==> flow/design.v <==
module ControlUnit(
    input [2:0] flags,              
    input [15:0] instruction,       
    input clk, reset,
    output reg branch_enable,       
    output reg [15:0] branch_addr   
);
    always @(posedge clk or posedge reset) begin
        if (reset) begin
            branch_enable <= 0;
            branch_addr <= 16'b0;
        end else if (instruction[15:12] == 4'b1000) begin  
            case (instruction[11:9])
                3'b000: branch_enable <= flags[0];  
                3'b001: branch_enable <= flags[1];  
                3'b010: branch_enable <= flags[2];  
                default: branch_enable <= 0;
            endcase
            branch_addr <= instruction[8:0];
        end else if (instruction[15:12] == 4'b1001) begin  
            branch_enable <= 1;
            branch_addr <= instruction[11:0];
        end else begin
            branch_enable <= 0;
        end
    end
endmodule
Tool chain data of ControlUnit
What the tools print for ControlUnit, step after step.
Lines are those of the file above, counted from 1.
Operators: Yosys type, input widths -> output width; for muxes data width and select width s.
Library cell names are shortened.
{"block": "design", "design": "ControlUnit", "clock_port": "clk", "lib": "sky130hd", "lib_corner": "tt_025C_1v80"}

After elaboration
Yosys after proc, flatten, opt, wreduce and memory -nomap, before mapping. Memory bits, and registers merged into a memory's read port (data or address), are not among the register bits. Print and check cells are not counted. Equal cells are merged and count once.
{"block": "word_totals", "register_bits": 17, "wordCells": 13, "inputBits": 21, "out_inout_bits": 17}
{"block": "op_classes", "equal": 4, "reduce_logical": 2, "n_mux": 5}
{"block": "ops", "cell": "$mux 16", "count": 2}
{"block": "ops", "cell": "$eq 4x4->1 const B", "count": 2}
{"block": "ops", "cell": "$eq 3x1->1 const B", "count": 1}
{"block": "ops", "cell": "$eq 3x2->1 const B", "count": 1}
{"block": "ops", "cell": "$logic_not 3->1", "count": 1}
{"block": "ops", "cell": "$pmux 1 s3", "count": 1}
{"block": "ops", "cell": "$reduce_bool 2->1", "count": 1}
{"block": "ops", "cell": "$mux 1", "count": 2}

Logic depth
Depth = most cells in a row (Yosys ltp): at word level without a register or memory, in the mapped netlist without a sequential cell, where the memories' decode and read muxes count.
{"block": "logic_depth", "word_depth": 3, "abc_area": 0, "depth_mapped": 4, "ltp_nobuf": 3}

Netlist
The flow's flattened synthesis, as Yosys stat reports it; memories are mapped. The netlist is that of the ABC_AREA named above (0 if unset); the other value can give another one.
{"block": "by_type", "cell": "dfrtp_1", "count": 13, "area_total_um2": 325.312}
{"block": "by_type", "cell": "mux2_2", "count": 6, "area_total_um2": 67.565}
{"block": "by_type", "cell": "mux2_4", "count": 3, "area_total_um2": 45.043}
{"block": "by_type", "cell": "buf_4", "count": 4, "area_total_um2": 30.029}
{"block": "by_type", "cell": "nor3b_4", "count": 1, "area_total_um2": 18.768}
{"block": "by_type", "cell": "inv_1", "count": 4, "area_total_um2": 15.014}
{"block": "by_type", "cell": "nand3_1", "count": 3, "area_total_um2": 15.014}
{"block": "by_type", "cell": "o21ai_0", "count": 3, "area_total_um2": 15.014}
{"block": "by_type", "cell": "buf_6", "count": 1, "area_total_um2": 11.261}
{"block": "by_type", "cell": "mux2i_1", "count": 1, "area_total_um2": 10.01}
{"block": "by_type", "cell": "nor3_1", "count": 2, "area_total_um2": 10.01}
{"block": "by_type", "cell": "o31a_2", "count": 1, "area_total_um2": 10.01}
{"block": "by_type", "cell": "conb_1", "count": 1, "area_total_um2": 3.754}
{"block": "by_type", "cell": "nand2_1", "count": 1, "area_total_um2": 3.754}
{"block": "synth_totals", "seqArea_um2": 325.3, "mapped_cells": 44, "buf_cells": 5, "synth_area_um2": 580.6, "flip_flops": 13}

Timing after synthesis
Path of least setup slack by OpenSTA after synthesis, without wires, with an ideal clock, recovery checks aside; 20% of the period is set as input and as output delay. Where synthesis merged equal registers, the netlist keeps one of their names.
{"block": "synth_timing", "kind": "in2reg", "from": "in instruction[13]", "to": "reg branch_addr[0]", "path_delay_ns": 0.917, "n_path_buf": 1, "t_arrival_ns": 1.042, "setup_ns": 0.125, "t_first_pin_ns": 0.250, "period_ns": 1.25, "stages": 3, "input_delay_ns": 0.250, "slack_ns": 0.083, "required_ns": 1.125, "period_less_setup_slack_ns": 1.167}
"path_delay_ns" is the arrival time less input delay plus setup time.
"stages" counts driving pins, that of a launching flip-flop among them; a cell with two outputs on the path counts twice.
"period_less_setup_slack_ns" = period - worst setup slack (recovery checks aside). The figure is calculated, with input and output delays left at 20% of the set period.
Between the ends stands the longest chain of elaborated cells between them, by number of cells; it is not shown to be the way that was timed. Of several equally long chains one is given.
Each line given opens the expression or statement behind the cell; cells for indexed reads and writes are added by Yosys, which also makes memories of some case tables.
A register here has more assigning lines than the two given.
{"block": "synth_via", "cell_sequence": "nor3b_4 buf_6 mux2_4", "elab_chain_cells": 3, "cone_cells": 5, "lines_between": 2, "classes_between": "eq/ne: 2; mux: 2; reduce/logical: 1"}
{"block": "synth_rtl", "element": "start, declared", "line": 3, "rtl": "input [15:0] instruction,"}
{"block": "synth_rtl", "element": "$eq 4x4->1", "line": 20, "rtl": "end else if (instruction[15:12] == 4'b1001) begin"}
{"block": "synth_rtl", "element": "$mux 16", "line": 20}
{"block": "synth_rtl", "element": "$mux 16", "line": 12, "rtl": "end else if (instruction[15:12] == 4'b1000) begin"}
{"block": "synth_rtl", "element": "end, assigned", "line": 19, "rtl": "branch_addr <= instruction[8:0];"}
{"block": "synth_rtl", "element": "end, assigned", "line": 22, "rtl": "branch_addr <= instruction[11:0];"}
{"block": "synth_rtl", "element": "end, declared", "line": 6, "rtl": "output reg [15:0] branch_addr"}

Worst path after layout
Path of least setup slack in the final report of stored run 1 (OpenROAD, finished layout, wires in). Where an end is a register, its clock arrival counts in the times.
{"block": "layout_timing", "kind": "in2reg", "from": "in instruction[9]", "to": "reg branch_enable", "input_delay_ns": 0.35, "stages": 4, "setup_ns": 0.11, "t_first_pin_ns": 0.35, "slack_ns": 0.45, "t_arrival_ns": 1.40, "required_ns": 1.85, "n_path_buf": 1, "period_ns": 1.73}
Between the ends stands the longest chain of elaborated cells between them, by number of cells; it is not shown to be the way that was timed. Of several equally long chains one is given.
A register here has more assigning lines than the two given.
{"block": "layout_via", "cell_sequence": "clkdlybuf4s50_1 mux2i_1 nor3_1 o31a_2", "elab_chain_cells": 3, "cone_cells": 5, "lines_between": 2, "classes_between": "eq/ne: 2; mux: 2; reduce/logical: 1"}
{"block": "layout_rtl", "element": "start, declared", "line": 3, "rtl": "input [15:0] instruction,"}
{"block": "layout_rtl", "element": "$eq 3x2->1", "line": 13, "rtl": "case (instruction[11:9])"}
{"block": "layout_rtl", "element": "$pmux 1 s3", "line": 13}
{"block": "layout_rtl", "element": "$mux 1", "line": 12, "rtl": "end else if (instruction[15:12] == 4'b1000) begin"}
{"block": "layout_rtl", "element": "end, assigned", "line": 14, "rtl": "3'b000: branch_enable <= flags[0];"}
{"block": "layout_rtl", "element": "end, assigned", "line": 15, "rtl": "3'b001: branch_enable <= flags[1];"}
{"block": "layout_rtl", "element": "end, declared", "line": 5, "rtl": "output reg branch_enable,"}

Module ControlUnit, platform sky130hd: 2 stored runs of the flow (Yosys, OpenROAD) with differing settings, in no particular order. Input and output delays are each 20% of the period that was set; the output load is 0.01 pF.
"timing.achieved_period_ns" is the run's clock period less its worst setup slack. It is reckoned from that one timing run; input and output delays stay at 20% of the period that was set.
"worst_path_ns": the worst setup path's part of the clock period (all of it between registers, 20% less for each end at a port) less its slack. A launch clock that arrives late makes it longer, a capture clock that arrives late makes it shorter.
By "final_power_uw" is meant OpenSTA's value without simulated activity: inputs other than the clock are taken to toggle once in ten clock periods, and the tool carries that through the logic.

{"run": "stored run 1", "settings": { "period_ns": 1.73, "CORE_UTILIZATION": 16, "SETUP_SLACK_MARGIN": 0.4, "PLACE_DENSITY": 0.77, "CORE_ASPECT_RATIO": 0.79, "CORE_MARGIN": 4, "CELL_PAD_IN_SITES_GLOBAL_PLACEMENT": 1, "GPL_TIMING_DRIVEN": 1, "CTS_CLUSTER_SIZE": 20, "CTS_CLUSTER_DIAMETER": 90, "CAP_MARGIN": 20, "SLEW_MARGIN": 20 }, "results": { "die_footprint_um2": 4662.9, "timing.setup.ws_ns": 0.449, "tns_setup_ns": 0.000, "timing.achieved_period_ns": 1.281, "finish.utilization_pct": 28.5, "synthArea_um2": 580.6, "worst_path_ns": 0.94, "critical_path_type": "in2reg", "finish.stdcell_area_um2": 996.0, "final_power_uw": 876.7 }}
{"run": "stored run 2", "settings": { "period_ns": 1.79, "CORE_UTILIZATION": 38, "SETUP_SLACK_MARGIN": 0.31, "PLACE_DENSITY_LB_ADDON": 0.0, "CORE_MARGIN": 4, "CELL_PAD_IN_SITES_DETAIL_PLACEMENT": 0, "GPL_ROUTABILITY_DRIVEN": 0, "CAP_MARGIN": 15, "MAX_ROUTING_LAYER": "met4", "SLEW_MARGIN": 20 }, "results": { "die_footprint_um2": 2217.0, "timing.setup.ws_ns": 0.388, "tns_setup_ns": 0.000, "timing.achieved_period_ns": 1.402, "finish.utilization_pct": 68.0, "synthArea_um2": 580.6, "worst_path_ns": 1.04, "critical_path_type": "in2reg", "finish.stdcell_area_um2": 929.6, "final_power_uw": 760.5 }}
