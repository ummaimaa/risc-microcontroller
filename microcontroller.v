==> flow/design.v <==
module execution_unit (
    input [3:0] opcode,         
    input [15:0] src1,          
    input [15:0] src2,          
    input [15:0] immediate,     
    output reg [15:0] result,   
    output reg zero_flag,       
    output reg carry_flag,      
    output reg div_done_flag    
);
    always @(*) begin
        result = 16'd0;
        zero_flag = 0;
        carry_flag = 0;
        div_done_flag = 0;
        case (opcode)
            4'b0000: {carry_flag, result} = src1 + src2;  
            4'b0001: result = src1 - src2;                
            4'b0010: result = src1 * src2;                
            4'b0011: begin                                
                if (src2 != 0) begin
                    result = src1 / src2;
                    div_done_flag = 1;
                end
            end
            4'b0100: result = src1 & src2;                
            4'b0101: result = src1 | src2;                
            4'b0110: result = src1 ^ src2;                
            4'b0111: result = ~src1;                      
            4'b1000: result = immediate;                  
        endcase
        zero_flag = (result == 16'd0);
    end
endmodule
module control_unit (
    input clk,                
    input reset,              
    input [3:0] opcode,       
    output reg write_enable   
);
    always @(posedge clk or posedge reset) begin
        if (reset) begin
            write_enable <= 0;
        end else begin
            write_enable <= (opcode != 4'b0011);  
        end
    end
endmodule
module instruction_decoder (
    input [15:0] instruction,      
    output [3:0] opcode,           
    output [1:0] reg_dest,         
    output [1:0] reg_src1,         
    output [1:0] reg_src2,         
    output [15:0] immediate        
);
    assign opcode = instruction[15:12];
    assign reg_dest = instruction[11:10];
    assign reg_src1 = instruction[9:8];
    assign reg_src2 = instruction[7:6];
    assign immediate = {8'd0, instruction[7:0]};  
endmodule
module risc_microcontroller (
    input clk,                  
    input reset,                
    input [15:0] instruction,   
    output [15:0] result,       
    output zero_flag,           
    output carry_flag,          
    output div_done_flag        
);
    wire [3:0] opcode;             
    wire [1:0] reg_dest;           
    wire [1:0] reg_src1;           
    wire [1:0] reg_src2;           
    wire [15:0] immediate;         
    wire [15:0] reg_data1;         
    wire [15:0] reg_data2;         
    wire write_enable;             
    instruction_decoder decoder (
        .instruction(instruction),   
        .opcode(opcode),             
        .reg_dest(reg_dest),         
        .reg_src1(reg_src1),         
        .reg_src2(reg_src2),         
        .immediate(immediate)        
    );
    register_file registers (
        .clk(clk),                   
        .reset(reset),               
        .reg_dest(reg_dest),         
        .reg_src1(reg_src1),         
        .reg_src2(reg_src2),         
        .write_data(result),         
        .write_enable(write_enable), 
        .data_src1(reg_data1),       
        .data_src2(reg_data2)        
    );
    execution_unit exec_unit (
        .opcode(opcode),             
        .src1(reg_data1),            
        .src2(reg_data2),            
        .immediate(immediate),       
        .result(result),             
        .zero_flag(zero_flag),       
        .carry_flag(carry_flag),     
        .div_done_flag(div_done_flag)  
    );
    control_unit control (
        .clk(clk),                   
        .reset(reset),               
        .opcode(opcode),             
        .write_enable(write_enable)  
    );
endmodule
module register_file (
    input clk,                   
    input reset,                 
    input [1:0] reg_dest,        
    input [1:0] reg_src1,        
    input [1:0] reg_src2,        
    input [15:0] write_data,     
    input write_enable,          
    output [15:0] data_src1,     
    output [15:0] data_src2      
);
    reg [15:0] registers [3:0];  
    always @(posedge clk or posedge reset) begin
        if (reset) begin
            registers[0] <= 16'd0;
            registers[1] <= 16'd0;
            registers[2] <= 16'd0;
            registers[3] <= 16'd0;
        end else if (write_enable) begin
            registers[reg_dest] <= write_data;
        end
    end
    assign data_src1 = registers[reg_src1];
    assign data_src2 = registers[reg_src2];
endmodule
==> Tool chain data of risc_microcontroller <==
Tool output for the design above, in the order of the flow.
Line numbers count from 1 in the design file above.
Library cell names are shortened.
{ "inputs": {"design": "risc_microcontroller", "clock_port": "clk", "lib": "sky130hd", "lib_corner": "tt_025C_1v80"} }

==> Word-level counts <==
Yosys after proc, flatten, opt, wreduce and memory -nomap, before mapping. Enables and synchronous resets that opt folds into registers are not counted as muxes. Print and check cells are not counted. Equal cells are merged and count once.
{ "classes": {"addsub": 2, "n_mul": 1, "div_mod_pow": 1, "n_eq": 18, "mux": 7, "n_logic": 4, "reduce_and_logical": 10} }
{ "op_table": {"columns": ["op", "count"], "rows": [
  ["divider 16 x 16 -> 16 bit", 1],
  ["multiplier 16 x 16 -> 16 bit", 1],
  ["case mux 16 bit (select 9 bit)", 1],
  ["case mux 16 bit (select 4 bit)", 2],
  ["adder 16 x 16 -> 17 bit", 1],
  ["subtractor 16 bit", 1],
  ["AND 16 bit", 1],
  ["bitwise OR 16 bit", 1],
  ["bitwise XOR 16 bit", 1],
  ["inverter 16 bit", 1],
  ["zero test 16 bit", 1],
  ["nonzero test 16 bit", 1],
  ["equality test 4 x 3 -> 1 bit (second input constant)", 4],
  ["2-to-1 mux 16 bit", 1],
  ["equality test 2 bit (second input constant)", 6],
  ["AND reduction 2 bit", 4],
  ["equality test 4 x 2 -> 1 bit (second input constant)", 2],
  ["equality test 2 x 1 -> 1 bit (second input constant)", 3],
  ["zero test 2 bit", 3],
  ["equality test 4 x 1 -> 1 bit (second input constant)", 1],
  ["inequality test 4 x 2 -> 1 bit (second input constant)", 1],
  ["equality test 4 bit (second input constant)", 1],
  ["zero test 4 bit", 1],
  ["2-to-1 mux 1 bit", 3]
]} }
{ "bits": {"register_bits": 65, "input_bits": 18, "output_inout_bits": 19, "word_cells": 48} }

==> Logic depth <==
Depth = most cells in a row (Yosys ltp): at word level without a register or memory, in the mapped netlist without a sequential cell, where the memories' decode and read muxes count.
{ "depth": {"word_depth": 6, "abc_area": 0, "depth_mapped": 139, "ltp_nobuf": 128} }

==> After synthesis <==
Yosys stat after the flow's synthesis: flattened, memories mapped to cells. It holds for the ABC_AREA given above (unset counts as 0); a run with the other value may have another netlist.
The area totals of this step are shown rounded.
{ "types": {"columns": ["cell_type", "count", "type_area_um2"], "rows": [
  ["ha_1", 235, 2940.32],
  ["fa_1", 82, 1.64E+03],
  ["dfrtp_1", 65, 1626.56],
  ["mux4_2", 45, 1.01E+03],
  ["nor2_1", 232, 870.835],
  ["nand2_1", 230, 863.328],
  ["inv_1", 193, 724.445],
  ["a21oi_1", 139, 695.667],
  ["o21ai_0", 127, 635.61],
  ["xnor2_1", 71, 621.846],
  ["xor2_1", 36, 315.302],
  ["mux2_2", 26, 292.781],
  ["o21a_1", 35, 262.752],
  ["nor3_1", 48, 240.23],
  ["a21o_1", 31, 232.723],
  ["clkbuf_1", 60, 225.216],
  ["nor2b_1", 30, 187.68],
  ["a31oi_1", 29, 181.424]
]} }
Not listed: further types 74, cells in them 403.
{ "synth_totals": {"cell_count": 2117, "area_um2": 16600, "seq_area_um2": 1630, "flip_flops": 65, "buffers": 85} }
By module: a second synthesis without flattening, with its own total; a netlist apart from the flattened one above.
{ "unflattened": {"hier_cells": 2145, "hier_area_um2": 17600} }
Rows give one instance, submodules left out.
{ "by_module": {"columns": ["module", "n_inst", "n_cells", "area_um2", "mod_seq_area_um2"], "rows": [
  ["execution_unit", 1, 1938, 14200, 0.0],
  ["register_file", 1, 177, 3180, 1600],
  ["instruction_decoder", 1, 27, 199, 0.0],
  ["control_unit", 1, 3, 40.0, 25.0],
  ["risc_microcontroller", 1, 0, 0.0, 0.0]
]} }

==> Timing after synthesis <==
Path of least setup slack by OpenSTA after synthesis, without wires, with an ideal clock, recovery checks aside; 20% of the period is set as input and as output delay. Where synthesis merged equal registers, the netlist keeps one of their names.
{ "synth_path": {"path_kind": "in2out", "from": "input instruction[6]", "to": "output zero_flag", "period_ns": 100.0, "input_delay_ns": 20.000, "output_delay_ns": 20.000, "launch_ns": 20.000, "arrival_ns": 47.978, "required_time_ns": 80.000, "setup_slack_ns": 32.022, "path_delay_ns": 27.978, "path_stages": 123, "n_path_buf": 15, "synth_period_reached_ns": 67.978} }
"path_delay_ns" is the arrival time less input delay plus setup time.
At an output port there is no setup time.
"path_stages" counts driving pins, that of a launching flip-flop among them; a cell with two outputs on the path counts twice.
"synth_period_reached_ns" = period - worst setup slack (recovery checks aside). The figure is calculated, with input and output delays left at 20% of the set period.
Between the ends stands the longest chain of elaborated cells between them, by number of cells; it is not shown to be the way that was timed. Of several equally long chains one is given.
A line is the first line of the expression or statement that the cell stems from. Yosys adds cells for indexed reads and writes and turns some case tables into memories.
{ "synth_via": {"cell_sequence": "buf_6 buf_6 mux4_2 clkbuf_1 inv_1 ha_1 nor4b_1 nand4_1 a22oi_1 ha_1 or4_1 nand2_1 a21oi_1 ha_1 o211ai_1 a31oi_1 nand4_1 mux2i_1 (+87 left out) a32oi_1 a21oi_1 a41oi_1 a21oi_1 a31o_2 clkbuf_1 clkbuf_1 mux2_2 ha_1 a2111o_1 a31oi_1 a21oi_1 o21ai_0 nand3_1 a211oi_1 and4_1 nand4_1 nor4_1", "elab_chain_len": 6, "cone_cells": 16, "lines_between": 11, "cone_classes": "add/sub: 2; mul: 1; div: 1; eq/ne: 3; mux: 3; logic: 3; reduce/logical: 3"} }
{ "synth_rtl": {"columns": ["element", "line", "source"], "rows": [
  ["start: declaration", 66, "input [15:0] instruction,"],
  ["equality test 2 bit", 139, "assign data_src2 = registers[reg_src2];"],
  ["case mux 16 bit (select 4 bit)", 139, null],
  ["divider 16 x 16 -> 16 bit", 22, "result = src1 / src2;"],
  ["2-to-1 mux 16 bit", 21, "if (src2 != 0) begin"],
  ["case mux 16 bit (select 9 bit)", 16, "case (opcode)"],
  ["zero test 16 bit", 32, "zero_flag = (result == 16'd0);"],
  ["end: declaration", 68, "output zero_flag,"]
]} }

Module risc_microcontroller, platform sky130hd: 2 stored runs of the flow (Yosys, OpenROAD) with differing settings, in no particular order. Input and output delays are each 20% of the period that was set; the output load is 0.01 pF.

==> run 1: settings <==
{ "period_ns": 55.2, "CORE_UTILIZATION": 66, "PLACE_DENSITY_LB_ADDON": 0.04, "CELL_PAD_IN_SITES_GLOBAL_PLACEMENT": 0, "CELL_PAD_IN_SITES_DETAIL_PLACEMENT": 1, "TNS_END_PERCENT": 10, "ABC_AREA": 0, "GPL_ROUTABILITY_DRIVEN": 0, "CTS_CLUSTER_SIZE": 78, "SLEW_MARGIN": 10, "MIN_ROUTING_LAYER": "met1", "MAX_ROUTING_LAYER": "met4", "CAP_MARGIN": 20, "CORE_MARGIN": 2 }
==> run 1: results <==
not finished: placement ended with error DPL-0033

==> run 2: settings <==
{ "period_ns": 30.2, "CORE_UTILIZATION": 64, "PLACE_DENSITY_LB_ADDON": 0.23, "CORE_ASPECT_RATIO": 1.47, "CORE_MARGIN": 3, "TNS_END_PERCENT": 35, "ABC_AREA": 0, "GPL_TIMING_DRIVEN": 0, "GPL_ROUTABILITY_DRIVEN": 1, "CTS_CLUSTER_SIZE": 75, "CAP_MARGIN": 10, "SLEW_MARGIN": 40 }
==> run 2: results <==
not finished: routing ended with error GRT-0116
